==> flow/design.v <==
module uart(
    input clk,
    input rst_n,
    input [7:0] tx_data,
    input tx_valid,
    output tx_ready,
    output txd
);
uart_tx #(
    .CLK_FREQ(27_000_000),
    .UART_BAUD(115200)
) u_uart_tx (
    .clk(clk),
    .rst_n(rst_n),
    .tx_data(tx_data),
    .tx_valid(tx_valid),
    .tx_ready(tx_ready),
    .txd(txd)
);
endmodule
module uart_tx(
    input clk,
    input rst_n,
    input [7:0] tx_data,
    input tx_valid,
    output reg tx_ready,
    output reg txd
);
parameter CLK_FREQ = 27_000_000;
parameter UART_BAUD = 115200;
parameter START_BIT = 1'b0;
parameter STOP_BIT = 1'b1;
localparam BAUD_CNT_MAX = CLK_FREQ / UART_BAUD;
reg [12:0] baud_cnt;
reg [3:0] data_bit_count;
reg [7:0] tx_data_reg;  
always @(posedge clk or negedge rst_n) begin
    if (!rst_n)
        tx_ready <= 1'b1;  
    else if (tx_valid) begin
        tx_ready <= 1'b0;  
        tx_data_reg <= tx_data;  
    end
    else if ((baud_cnt == 13'd1)  && (data_bit_count == 4'd9))
        tx_ready <= 1'b1;  
    else
        tx_ready <= tx_ready;
end
always @(posedge clk or negedge rst_n) begin
    if (!rst_n)
        baud_cnt <= 13'b0;
    else if ( (baud_cnt == BAUD_CNT_MAX - 1'd1))
        baud_cnt <= 13'b0;            
    else if (!tx_ready)
        baud_cnt <= baud_cnt + 1'b1;  
    else
        baud_cnt <= baud_cnt;
end
always @(posedge clk or negedge rst_n) begin
    if (!rst_n)
        data_bit_count <= 4'b0;
    else if (tx_ready && !tx_valid) begin  
        data_bit_count <= 4'b0;          
    end
    else if (!tx_ready && (baud_cnt == 13'd1)) begin  
        data_bit_count <= data_bit_count + 1'b1;   
    end
end
always @(posedge clk or negedge rst_n) begin
    if (!rst_n)
        txd <= 1'b1;  
    else if (baud_cnt == 13'd1  ) begin
        case (data_bit_count)
            4'd0: txd <= START_BIT;              
            4'd1: txd <= tx_data_reg[0];          
            4'd2: txd <= tx_data_reg[1];
            4'd3: txd <= tx_data_reg[2];
            4'd4: txd <= tx_data_reg[3];
            4'd5: txd <= tx_data_reg[4];
            4'd6: txd <= tx_data_reg[5];
            4'd7: txd <= tx_data_reg[6];
            4'd8: txd <= tx_data_reg[7];           
            4'd9: txd <= STOP_BIT;                 
            default: txd <= 1'b1;                 
        endcase
    end
end
endmodule
From RTL to reports: uart
What the tools print for uart, step after step. Line numbers count from 1 in the design file above. Operators: Yosys type, input widths -> output width; for muxes data width and select width s. The mark n/a stands for no value.

Design top: uart. Clock port: clk. Cell library: sky130hd. Corner: tt_025C_1v80.

Elaborated design
Source: Yosys, flattened and elaborated, memories not mapped. Widths are those after wreduce. Registers that Yosys merges into a memory's read port (data or address) are not register bits. Print and check cells do not count. Equal cells are merged and count once.

$add $sub $neg: 2. The entry for equality and inequality tests reads 12. The entry for mux-type cells reads 7. For reductions and logical operators the number is 9.

Operators by type and width (number): $mux 13 (2); $eq 4x3->1 const B (4); $add 13x1->13 const B (1); $eq 13x1->1 const B (1); $eq 13x8->1 const B (1); $pmux 1 s9 (1); $eq 4x2->1 const B (2); $eq 4x4->1 const B (2); $mux 4 (2); $reduce_bool 2->1 (2); $add 4x1->4 const B (1); $eq 4x1->1 const B (1); $logic_not 4->1 (1); $logic_and 1x1->1 (3); $logic_not 1->1 (2); $ne 2x2->1 const B (1); $reduce_and 2->1 (1); $mux 1 (2).

Register bits after elaboration: 27. Under input port bits stands 11. The entry for elaborated cells reads 35.

Depth
Longest topological path by Yosys (ltp), each cell counted once; first at word level (registers and memories cut), then after technology mapping (sequential cells cut; the memories' decode and read muxes count).

The entry for word-level depth reads 4. Under ABC_AREA stands 0. Gate-level depth with buffers: 6. The entry for depth with buffers taken out reads 6.

Mapped cells and area
Yosys stat after the flow's synthesis: flattened, memories mapped to cells. It holds for the ABC_AREA given above (unset counts as 0); a run with the other value may have another netlist.

The entry for mapped cells reads 117. Under mapped area stands 0.0013188 mm^2. The entry for flip-flops reads 27. The figure for buffer cells is 2.

Cells by type: sky130_fd_sc_hd__dfrtp_1 (number 17, area in all 425.408 um^2); sky130_fd_sc_hd__edfxtp_1 (number 8, area in all 240.23 um^2); sky130_fd_sc_hd__ha_1 (number 6, area in all 75.072 um^2); sky130_fd_sc_hd__dfstp_2 (number 2, area in all 52.55 um^2); sky130_fd_sc_hd__xor2_1 (number 6, area in all 52.55 um^2); sky130_fd_sc_hd__nor2_1 (number 12, area in all 45.043 um^2); sky130_fd_sc_hd__xnor2_1 (number 5, area in all 43.792 um^2); sky130_fd_sc_hd__nor3_1 (number 6, area in all 30.029 um^2); sky130_fd_sc_hd__inv_1 (number 7, area in all 26.275 um^2); sky130_fd_sc_hd__nand2_1 (number 6, area in all 22.522 um^2); sky130_fd_sc_hd__or4_4 (number 2, area in all 22.522 um^2); sky130_fd_sc_hd__a21oi_1 (number 4, area in all 20.019 um^2); sky130_fd_sc_hd__nand3_1 (number 4, area in all 20.019 um^2); sky130_fd_sc_hd__and2_1 (number 3, area in all 18.768 um^2); sky130_fd_sc_hd__nand4_1 (number 3, area in all 18.768 um^2); sky130_fd_sc_hd__nor3b_1 (number 2, area in all 15.014 um^2); sky130_fd_sc_hd__nor4b_2 (number 1, area in all 15.014 um^2); sky130_fd_sc_hd__or4b_4 (number 1, area in all 13.763 um^2).

Not listed: further types 20, cells in them 22. The figures by module come from a second, unflattened synthesis with its own total; it is not the netlist above.

Cell total of the unflattened synthesis: 118. The entry for area (unflattened synthesis) reads 0.0013175 mm^2.

Each row is one instance without its submodules.

By module: uart_tx (instances 1, cells 118, area 0.0013175 mm^2); uart (instances 1, cells 0, area 0 mm^2).

Worst setup path after synthesis
Path of least setup slack by OpenSTA after synthesis, without wires, with an ideal clock, recovery checks aside; 20% of the period is set as input and as output delay. Where synthesis merged equal registers, the netlist keeps one of their names.

Kind: register -> register. From: reg u_uart_tx.baud_cnt[1]. To: reg u_uart_tx.data_bit_count[2]. Period: 2.11 ns. Time at the first pin: 0.000 ns. Data arrival time: 1.961 ns. Data required time: 2.033 ns. Slack: 0.071 ns. The figure for delay of the path is 2.038 ns. The figure for stages is 7. Under path buffers stands 0. The figure for synthesis period reached is 2.039 ns.

"delay of the path" is the arrival time less input delay plus setup time. "stages" counts driving pins, that of a launching flip-flop among them; a cell with two outputs on the path counts twice. "synthesis period reached" is the clock period less the worst setup slack; recovery checks do not enter. This is arithmetic on one report: input and output delays are still those of the set period (20% each). The rows between start and end are the longest chain of elaborated cells between them; the timing report does not say that the signal goes this way. Where chains are equally long, one stands for them. A line is the first line of the expression or statement that the cell stems from. Yosys adds cells for indexed reads and writes and turns some case tables into memories. At most two assigning lines are given for a register; there are more.

Path through: sky130_fd_sc_hd__dfrtp_1 -> sky130_fd_sc_hd__inv_1 -> sky130_fd_sc_hd__ha_1 -> sky130_fd_sc_hd__or4b_4 -> sky130_fd_sc_hd__or4_4 -> sky130_fd_sc_hd__or3_1 -> sky130_fd_sc_hd__a21oi_1. For length of the longest elaborated chain the number is 4. The figure for elaborated cells between the ends (all ways) is 5. Classes of those cells: eq/ne (1); mux (2); reduce/logical (2).

Ends and longest elaborated chain, after synthesis: start, declared (RTL line 34) `reg [12:0] baud_cnt;`; start, assigned (RTL line 55) `baud_cnt <= baud_cnt + 1'b1;`; start, assigned (RTL line 57) `baud_cnt <= baud_cnt;`; $eq 13x1->1 (RTL line 65) `else if (!tx_ready && (baud_cnt == 13'd1)) begin`; $logic_and 1x1->1 (RTL line 65); $mux 4 (RTL line 65); $mux 4 (RTL line 62) `else if (tx_ready && !tx_valid) begin`; end, assigned (RTL line 61) `data_bit_count <= 4'b0;`; end, assigned (RTL line 66) `data_bit_count <= data_bit_count + 1'b1;`; end, declared (RTL line 35) `reg [3:0] data_bit_count;`.

Path in the finished layout
Path of least setup slack in the final report of flow run A (OpenROAD, finished layout, wires in). Where an end is a register, its clock arrival counts in the times.

Kind: register -> register. From: reg u_uart_tx.baud_cnt[1]. To: reg u_uart_tx.data_bit_count[3]. Period: 2.59 ns. Time at the first pin: 0.27 ns. Data arrival time: 2.35 ns. Data required time: 2.75 ns. Slack: 0.40 ns. The figure for stages is 7. Under path buffers stands 0.

The rows between start and end are the longest chain of elaborated cells between them; the timing report does not say that the signal goes this way. Where chains are equally long, one stands for them. At most two assigning lines are given for a register; there are more.

Path through: sky130_fd_sc_hd__dfrtp_1 -> sky130_fd_sc_hd__inv_1 -> sky130_fd_sc_hd__ha_1 -> sky130_fd_sc_hd__or4b_4 -> sky130_fd_sc_hd__nor4_2 -> sky130_fd_sc_hd__mux2_2 -> sky130_fd_sc_hd__a22o_1. For length of the longest elaborated chain the number is 4. The figure for elaborated cells between the ends (all ways) is 5. Classes of those cells: eq/ne (1); mux (2); reduce/logical (2).

Ends and longest elaborated chain, post-layout: start, declared (RTL line 34) `reg [12:0] baud_cnt;`; start, assigned (RTL line 55) `baud_cnt <= baud_cnt + 1'b1;`; start, assigned (RTL line 57) `baud_cnt <= baud_cnt;`; $eq 13x1->1 (RTL line 65) `else if (!tx_ready && (baud_cnt == 13'd1)) begin`; $logic_and 1x1->1 (RTL line 65); $mux 4 (RTL line 65); $mux 4 (RTL line 62) `else if (tx_ready && !tx_valid) begin`; end, assigned (RTL line 61) `data_bit_count <= 4'b0;`; end, assigned (RTL line 66) `data_bit_count <= data_bit_count + 1'b1;`; end, declared (RTL line 35) `reg [3:0] data_bit_count;`.

## Implementation results

Flow measurements of uart on sky130hd: 2 stored runs with different settings, listed in no order. Input and output delays are each 20% of the period that was set; the output load is 0.01 pF. "achieved clock period" = clock period - worst setup slack. The figure is calculated, with input and output delays left at 20% of the set period. "allowed time less slack (worst setup path)" = time allowed to the worst setup path (clock period - input delay - output delay, where it has them) - its slack; a late launch clock adds to it, a late capture clock takes from it. "power consumption" is the tool's figure for a default switching activity; nothing was simulated.

Flow run A has these settings: period_ns 2.59; CORE_UTILIZATION 19; SETUP_SLACK_MARGIN 0.25; PLACE_DENSITY_LB_ADDON 0.23; CORE_ASPECT_RATIO 1.21; CELL_PAD_IN_SITES_DETAIL_PLACEMENT 0; TNS_END_PERCENT 10; GPL_ROUTABILITY_DRIVEN 1; CTS_CLUSTER_SIZE 76; SLEW_MARGIN 35; CAP_MARGIN 20; CORE_MARGIN 2. The achieved clock period stands at 2.188 ns. The measured allowed time less slack (worst setup path) is 2.19 ns. Class of the worst setup path: register -> register. The die footprint comes to 0.0076267 mm^2. For the worst setup slack after layout the run shows 0.402 ns. The power consumption comes to 1.382 mW. The final design utilization comes to 0.236. The netlist area reported by Yosys comes to 0.0013188 mm^2. The setup TNS reads 0.000 ns. The standard-cell area after layout reads 0.0016003 mm^2.

Flow run B has these settings: period_ns 1.34; CORE_UTILIZATION 37; SETUP_SLACK_MARGIN -0.0; PLACE_DENSITY_LB_ADDON 0.23; CORE_MARGIN 10; CELL_PAD_IN_SITES_DETAIL_PLACEMENT 1; ABC_AREA 0; CTS_CLUSTER_DIAMETER 239; CAP_MARGIN 10; SLEW_MARGIN 20. The power consumption comes to 3.021 mW. The measured allowed time less slack (worst setup path) is 2.10 ns. Class of the worst setup path: register -> register. The netlist area reported by Yosys comes to 0.0013188 mm^2. The die footprint comes to 0.0063521 mm^2. For the worst setup slack after layout the run shows -0.756 ns. The setup TNS reads -7.234 ns. The achieved clock period stands at 2.096 ns. The final design utilization comes to 0.544. The standard-cell area after layout reads 0.0018443 mm^2.
